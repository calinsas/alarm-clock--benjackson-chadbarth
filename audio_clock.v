==> flow/design.v <==
module audio_clock (	
   output reg oAUD_BCK,
   output oAUD_LRCK,
   input iCLK_18_4,
   input iRST_N
);
parameter	REF_CLK		=	18432000;	 
parameter	SAMPLE_RATE	=	48000;		 
parameter	DATA_WIDTH	=	16;		 
parameter	CHANNEL_NUM	=	2;		 
reg [3:0] BCK_DIV;
reg [8:0] LRCK_1X_DIV;
reg [7:0] LRCK_2X_DIV;
reg [6:0] LRCK_4X_DIV;
reg LRCK_1X;
reg LRCK_2X;
reg LRCK_4X;
always@(posedge iCLK_18_4 or negedge iRST_N)
begin
	if(!iRST_N)
	begin
	  BCK_DIV <= 4'h0;
	  oAUD_BCK <= 1'b0;
	end
	else
	begin
	  if (BCK_DIV >= REF_CLK/(SAMPLE_RATE*DATA_WIDTH*CHANNEL_NUM*2)-1 )
	  begin
		BCK_DIV	 <= 4'h0;
		oAUD_BCK <= ~oAUD_BCK;
	  end
	  else BCK_DIV <= BCK_DIV+1'b1;
	end
end
always@(posedge iCLK_18_4 or negedge iRST_N)
begin
	if(!iRST_N)
	begin
		LRCK_1X_DIV	<=	0;
		LRCK_2X_DIV	<=	0;
		LRCK_4X_DIV	<=	0;
		LRCK_1X		<=	0;
		LRCK_2X		<=	0;
		LRCK_4X		<=	0;
	end
	else
	begin
		if(LRCK_1X_DIV >= REF_CLK/(SAMPLE_RATE*2)-1 )
		begin
			LRCK_1X_DIV <=	0;
			LRCK_1X	<= ~LRCK_1X;
		end
		else LRCK_1X_DIV <= LRCK_1X_DIV+1'b1;
		if(LRCK_2X_DIV >= REF_CLK/(SAMPLE_RATE*4)-1 )
		begin
			LRCK_2X_DIV <= 0;
			LRCK_2X	<= ~LRCK_2X;
		end
		else LRCK_2X_DIV <= LRCK_2X_DIV+1'b1;		
		if(LRCK_4X_DIV >= REF_CLK/(SAMPLE_RATE*8)-1 )
		begin
			LRCK_4X_DIV <= 0;
			LRCK_4X	<= ~LRCK_4X;
		end
		else LRCK_4X_DIV <= LRCK_4X_DIV+1'b1;		
	end
end
assign	oAUD_LRCK = LRCK_1X;
endmodule
From RTL to reports: audio_clock:

The steps from the RTL of audio_clock to its reports follow in flow order.
Lines are those of the file above, counted from 1.
Operators: Yosys type, input widths -> output width; for muxes data width and select width s.
The mark - stands for no value.

* top module: audio_clock
* clock: iCLK_18_4
* cell library: sky130hd
* library corner: tt_025C_1v80

Elaborated design:

Source: Yosys, flattened and elaborated, memories not mapped. Widths are those after wreduce; folded enables and synchronous resets count as part of the registers. Registers that Yosys merges into a memory's read port (data or address) are not register bits. Print and check cells do not count. Equal cells are merged and count once.

* flip-flop bits (word level): 15
* latch bits: 0
* memory bits (writable): 0
* ROM bits: 0
* word width x clocked read ports: 0
* memories kept: 0
* input bits: 2
* output and inout bits: 2
* cells after elaboration: 12

* add/sub/neg operators: 2
* multipliers: 0
* div/mod/pow operators: 0
* order comparisons: 2
* eq/ne operators: 0
* shift-type cells: 0
* multiplexer cells: 2
* bitwise operators: 2
* reductions and logical operators: 0

Operators with widths (number)
* $add 9x1->9 const B: 1
* $ge 9x8->1 const B: 1
* $mux 9: 1
* $add 4x1->4 const B: 1
* $ge 4x3->1 const B: 1
* $mux 4: 1
* $not 1->1: 2

Logic depth:

Depth = most cells in a row (Yosys ltp): at word level without a register or memory, in the mapped netlist without a sequential cell, where the memories' decode and read muxes count.

* depth in word-level cells: 2
* ABC_AREA: 0
* mapped depth: 5
* mapped depth without buffers: 5

Netlist:

Yosys stat after the flow's synthesis: flattened, memories mapped to cells. It holds for the ABC_AREA given above (unset counts as 0); a run with the other value may have another netlist.
Totals and module areas in this step are rounded.

* mapped cells: 61
* mapped area: 692 um^2
* sequential part of the area: 375 um^2
* mapped flip-flops: 15

Cells by type
* sky130_fd_sc_hd__dfrtp_1: number 15, total area 375.36 um^2
* sky130_fd_sc_hd__ha_1: number 4, total area 50.048 um^2
* sky130_fd_sc_hd__xor2_1: number 4, total area 35.034 um^2
* sky130_fd_sc_hd__a21oi_1: number 4, total area 20.019 um^2
* sky130_fd_sc_hd__and2_1: number 3, total area 18.768 um^2
* sky130_fd_sc_hd__nor2_1: number 5, total area 18.768 um^2
* sky130_fd_sc_hd__xnor2_1: number 2, total area 17.517 um^2
* sky130_fd_sc_hd__inv_1: number 4, total area 15.014 um^2
* sky130_fd_sc_hd__o21ai_0: number 3, total area 15.014 um^2
* sky130_fd_sc_hd__nand4_2: number 1, total area 12.512 um^2
* sky130_fd_sc_hd__a41o_2: number 1, total area 11.261 um^2
* sky130_fd_sc_hd__nand3_1: number 2, total area 10.01 um^2
* sky130_fd_sc_hd__or4b_1: number 1, total area 10.01 um^2
* sky130_fd_sc_hd__a2111oi_0: number 1, total area 8.758 um^2
* sky130_fd_sc_hd__a211o_1: number 1, total area 8.758 um^2
* sky130_fd_sc_hd__a31o_2: number 1, total area 8.758 um^2
* sky130_fd_sc_hd__and4_1: number 1, total area 8.758 um^2
* sky130_fd_sc_hd__a211oi_1: number 1, total area 7.507 um^2

Other cell types: 7; their cells: 7.

Worst setup path after synthesis:

OpenSTA on the mapped netlist: ideal clock, no wires. The path of least setup slack (recovery checks aside). Input and output delay are each 20% of the period. Register names are those of the netlist, which keeps one name where synthesis merged equal registers.

* kind: register to register
* start: reg LRCK_1X_DIV[0]
* end: reg LRCK_1X
* period: 1990 ps
* setup time: 126 ps
* time at the first pin: 0 ps
* data arrival time: 1366 ps
* data required time: 1864 ps
* setup slack: 498 ps
* delay of the path: 1492 ps
* stages on the path: 5
* path buffers: 0
* period reached after synthesis: 1492 ps

"delay of the path" is the arrival time less input delay plus setup time.
"stages on the path" counts driving pins, that of a launching flip-flop among them; a cell with two outputs on the path counts twice.
"period reached after synthesis" = period - worst setup slack (recovery checks aside). The figure is calculated, with input and output delays left at 20% of the set period.
Between the ends stands the longest chain of elaborated cells between them, by number of cells; it is not shown to be the way that was timed. Of several equally long chains one is given.
A line is the first line of the expression or statement that the cell stems from. Yosys adds cells for indexed reads and writes and turns some case tables into memories.
A register here has more assigning lines than the two given.

* cell sequence: sky130_fd_sc_hd__dfrtp_1 > sky130_fd_sc_hd__ha_1 > sky130_fd_sc_hd__a211o_1 > sky130_fd_sc_hd__a31o_2 > sky130_fd_sc_hd__xor2_1
* cells in the longest elaborated chain: 1
* elaborated cells between the ends (all ways): 1
* RTL lines with such cells: 1

Ends and longest elaborated chain, post-synthesis
* from (decl): line 12 `reg [8:0] LRCK_1X_DIV;`
* from (assign): line 39 `LRCK_1X_DIV <= 0;`
* from (assign): line 53 `else LRCK_1X_DIV <= LRCK_1X_DIV+1'b1;`
* $ge 9x8->1: line 48 `if(LRCK_1X_DIV >= REF_CLK/(SAMPLE_RATE*2)-1 )`
* to (assign): line 42 `LRCK_1X <= 0;`
* to (assign): line 51 `LRCK_1X <= ~LRCK_1X;`
* to (decl): line 15 `reg LRCK_1X;`

Timing after layout:

From the final timing report of flow run 2: the path of least setup slack in the routed layout; clock arrival at registers is part of the times.
The path's times are printed in steps of 10 ps; the period is the one set.

* kind: register to register
* start: reg LRCK_1X_DIV[0]
* end: reg LRCK_1X
* period: 1760 ps
* setup time: 110 ps
* time at the first pin: 280 ps
* data arrival time: 1780 ps
* data required time: 1920 ps
* setup slack: 140 ps
* stages on the path: 5
* path buffers: 0

Between the ends stands the longest chain of elaborated cells between them, by number of cells; it is not shown to be the way that was timed. Of several equally long chains one is given.
A register here has more assigning lines than the two given.

* cell sequence: sky130_fd_sc_hd__dfrtp_1 > sky130_fd_sc_hd__ha_1 > sky130_fd_sc_hd__a211o_1 > sky130_fd_sc_hd__a31o_2 > sky130_fd_sc_hd__xor2_1
* cells in the longest elaborated chain: 1
* elaborated cells between the ends (all ways): 1
* RTL lines with such cells: 1

Ends and longest elaborated chain, post-layout
* from (decl): line 12 `reg [8:0] LRCK_1X_DIV;`
* from (assign): line 39 `LRCK_1X_DIV <= 0;`
* from (assign): line 53 `else LRCK_1X_DIV <= LRCK_1X_DIV+1'b1;`
* $ge 9x8->1: line 48 `if(LRCK_1X_DIV >= REF_CLK/(SAMPLE_RATE*2)-1 )`
* to (assign): line 42 `LRCK_1X <= 0;`
* to (assign): line 51 `LRCK_1X <= ~LRCK_1X;`
* to (decl): line 15 `reg LRCK_1X;`

## Implementation results

Settings and measured results of 2 stored flow runs for module audio_clock (sky130hd), not sorted in any way. The constraints put input and output delay at 20% of the set period each and load the outputs with 0.01 pF.
"reached clock period" is the run's clock period less its worst setup slack. It is reckoned from that one timing run; input and output delays stay at 20% of the period that was set.
"time used up by the worst setup path" is the time allowed to the run's worst setup path (the clock period less input and output delay, where it has them) less its slack. Clock arrival times count: a late capture clock shortens it, a late launch clock lengthens it.
"power consumption" is the tool's figure for a default switching activity; nothing was simulated.
"time used up by the worst setup path" is known to 10 ps.
Results are given in rounded form.

### Flow run 1

==> flow/run.sh <==
#!/bin/bash
# the make line also repeats the synthesis and layout settings of config.mk as NAME=value (left out here)
make -C /OpenROAD-flow-scripts/flow DESIGN_CONFIG=/design/flow/config.mk WORK_HOME=/design/flow/orfs CLKGATE_MAP_FILE= finish
==> flow/config.mk <==
export PLATFORM = sky130hd
export DESIGN_NAME = audio_clock
export DESIGN_NICKNAME = audio_clock
export VERILOG_FILES = /design/flow/design.v
export SDC_FILE = /design/flow/constraint.sdc
export NUM_CORES = 4
export LEC_CHECK = 0
export CAP_MARGIN = 35
export CELL_PAD_IN_SITES_DETAIL_PLACEMENT = 0
export CELL_PAD_IN_SITES_GLOBAL_PLACEMENT = 3
export CORE_ASPECT_RATIO = 1.15
export CORE_MARGIN = 4
export CORE_UTILIZATION = 58
export CTS_CLUSTER_DIAMETER = 119
export CTS_CLUSTER_SIZE = 81
export GPL_ROUTABILITY_DRIVEN = 1
export MIN_ROUTING_LAYER = met1
export PLACE_DENSITY_LB_ADDON = 0.05
export SETUP_SLACK_MARGIN = 0.57
export SLEW_MARGIN = 20
==> flow/constraint.sdc <==
create_clock -name core_clock -period 2.98 [get_ports {iCLK_18_4}]
set_input_delay 0.5960 -clock core_clock [delete_from_list [all_inputs] [get_ports {iCLK_18_4}]]
set_output_delay 0.5960 -clock core_clock [all_outputs]
set_load 0.01 [all_outputs]

Outcome of flow run 1: did not finish, placement stopped with FLW-0024

### Flow run 2

==> flow/run.sh <==
#!/bin/bash
# the make line also repeats the synthesis and layout settings of config.mk as NAME=value (left out here)
make -C /OpenROAD-flow-scripts/flow DESIGN_CONFIG=/design/flow/config.mk WORK_HOME=/design/flow/orfs CLKGATE_MAP_FILE= finish
==> flow/config.mk <==
export PLATFORM = sky130hd
export DESIGN_NAME = audio_clock
export DESIGN_NICKNAME = audio_clock
export VERILOG_FILES = /design/flow/design.v
export SDC_FILE = /design/flow/constraint.sdc
export NUM_CORES = 4
export LEC_CHECK = 0
export CAP_MARGIN = 0
export CELL_PAD_IN_SITES_GLOBAL_PLACEMENT = 2
export CORE_ASPECT_RATIO = 1.0
export CORE_MARGIN = 2
export CORE_UTILIZATION = 19
export CTS_CLUSTER_DIAMETER = 57
export GPL_TIMING_DRIVEN = 1
export MIN_ROUTING_LAYER = met2
export SLEW_MARGIN = 20
export TNS_END_PERCENT = 65
==> flow/constraint.sdc <==
create_clock -name core_clock -period 1.76 [get_ports {iCLK_18_4}]
set_input_delay 0.3520 -clock core_clock [delete_from_list [all_inputs] [get_ports {iCLK_18_4}]]
set_output_delay 0.3520 -clock core_clock [all_outputs]
set_load 0.01 [all_outputs]

Results of flow run 2:
- Area inside the die boundary: 4140 um^2
- Standard-cell area after layout: 813 um^2
- Worst setup slack after layout: 138 ps
- Area of the synthesized netlist: 692 um^2
- Post-route utilization: 23.8 %
- Reached clock period: 1622 ps
- Time used up by the worst setup path: 1620 ps
- Critical path kind: register to register
- Power consumption: 642 µW
- Setup total negative slack: 0 ps
