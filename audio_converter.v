==> flow/design.v <==
module audio_converter (
	input AUD_BCK,     
	input AUD_LRCK,    
	input AUD_ADCDAT,
	output AUD_DATA,
	input iRST_N,   
	input [15:0] AUD_outL,
	input [15:0] AUD_outR,
	output reg[15:0] AUD_inL,
	output reg[15:0] AUD_inR
);
reg [3:0] SEL_Cont;
always@(negedge AUD_BCK or negedge iRST_N)
begin
	if(!iRST_N) SEL_Cont <= 4'h0;
	else
	begin
	   SEL_Cont <= SEL_Cont+1'b1;  
	   if (AUD_LRCK) AUD_inL[~(SEL_Cont)] <= AUD_ADCDAT;
	   else AUD_inR[~(SEL_Cont)] <= AUD_ADCDAT;
	end
end
assign AUD_DATA = (AUD_LRCK)? AUD_outL[~SEL_Cont]: AUD_outR[~SEL_Cont] ;
endmodule
* Step by step through the tools: audio_converter *
Tool output for the design above, in the order of the flow.
Lines are those of the file above, counted from 1.
The mark n/a stands for no value.

design
  design top = audio_converter
  clock = AUD_BCK
  standard-cell library = sky130hd
  corner = tt_025C_1v80

* Word-level counts *
Yosys after proc, flatten, opt, wreduce and memory -nomap, before mapping. Enables and synchronous resets that opt folds into registers are not counted as muxes. Memory bits, and registers merged into a memory's read port (data or address), are not among the register bits. Print and check cells are not counted. Equal cells are merged and count once.

bit counts
  bits in registers = 36
  input bits = 36
  elaborated cells = 19

cells by class
  add/sub/neg operators = 2
  shifts and indexed selects = 4
  mux-type cells = 1
  bitwise gates (word level) = 7
  reduce/logical cells = 2

operators by type and width
  cell                                                              count
  16-bit bitwise AND                                                2
  16-bit OR                                                         2
  16-bit by 4-bit indexed select with 1-bit output                  2
  1-bit by 5-bit variable shift with 16-bit output                  1
  1-bit by 5-bit variable shift with 16-bit output with constant A  1
  16-bit NOT                                                        1
  4-bit negation with 5-bit output                                  1
  2-bit AND reduction                                               2
  4-bit by 1-bit adder with 4-bit output with constant B            1
  4-bit NOT                                                         1
  1-bit NOT                                                         1
  1-bit two-way mux                                                 1

* Depth *
Yosys ltp: most cells in a row. Word level: on the elaborated netlist, between registers, memories and ports. Mapped: between sequential cells and ports; inverters and the memories' decode and read muxes count.

depth
  depth in word-level cells = 6
  ABC_AREA = 0
  mapped depth = 6

* Synthesis result *
Source: synth_stat.txt of the flow (Yosys; design flattened, memories mapped). It holds for the ABC_AREA given above (unset counts as 0); a run with the other value may have another netlist.
Totals and module areas in this step are rounded.

mapped netlist
  cell count = 154
  mapped area = 1984 µm²
  sequential part of the area = 1061 µm²
  flip-flop cells = 36
  buffer cells = 6

cells by type
  cell                        count
  sky130_fd_sc_hd__edfxtp_1   32
  sky130_fd_sc_hd__o2bb2ai_1  18
  sky130_fd_sc_hd__mux4_2     5
  sky130_fd_sc_hd__dfrtn_1    4
  sky130_fd_sc_hd__mux2_2     6
  sky130_fd_sc_hd__mux2i_1    6
  sky130_fd_sc_hd__nand3_1    12
  sky130_fd_sc_hd__ha_1       4
  sky130_fd_sc_hd__inv_1      10
  sky130_fd_sc_hd__o22ai_1    6
  sky130_fd_sc_hd__a21boi_0   4
  sky130_fd_sc_hd__mux2_4     2
  sky130_fd_sc_hd__xor2_4     1
  sky130_fd_sc_hd__nand2_1    7
  sky130_fd_sc_hd__nor2_1     6
  sky130_fd_sc_hd__a22oi_1    2
  sky130_fd_sc_hd__nor3_1     3
  sky130_fd_sc_hd__o211ai_1   2

Other cell types: 18; their cells: 24.

Add stored flow runs of audio_converter

Record of 2 stored runs of the RTL-to-layout flow on audio_converter, platform sky130hd. The runs are unordered. Constraints: input delay and output delay 20% of the set period each, output load 0.01 pF.
"total power of the final layout": no workload was simulated; the value follows from the tool's default switching activity.
The measured numbers are rounded.
Settings: - = not set for that run.

name                                   flow run 1  flow run 2
period_ns                              5.8         9.0
CORE_UTILIZATION                       55          15
CAP_MARGIN                             20          5
CORE_MARGIN                            2           10
SLEW_MARGIN                            20          5
SETUP_SLACK_MARGIN                     -           -0.37
HOLD_SLACK_MARGIN                      -           0.09
CELL_PAD_IN_SITES_GLOBAL_PLACEMENT     -           0
Yosys chip area after synthesis (µm²)  1984        1984
overall die area (µm²)                 4104        18230
utilization after layout (%)           88.9        24.6
lowest setup slack (ns)                -0.024      0.537
sum of negative setup slack (ns)       -0.024      0.000
worst hold slack (ns)                  0.570       0.563
total power of the final layout (µW)   627.1       467
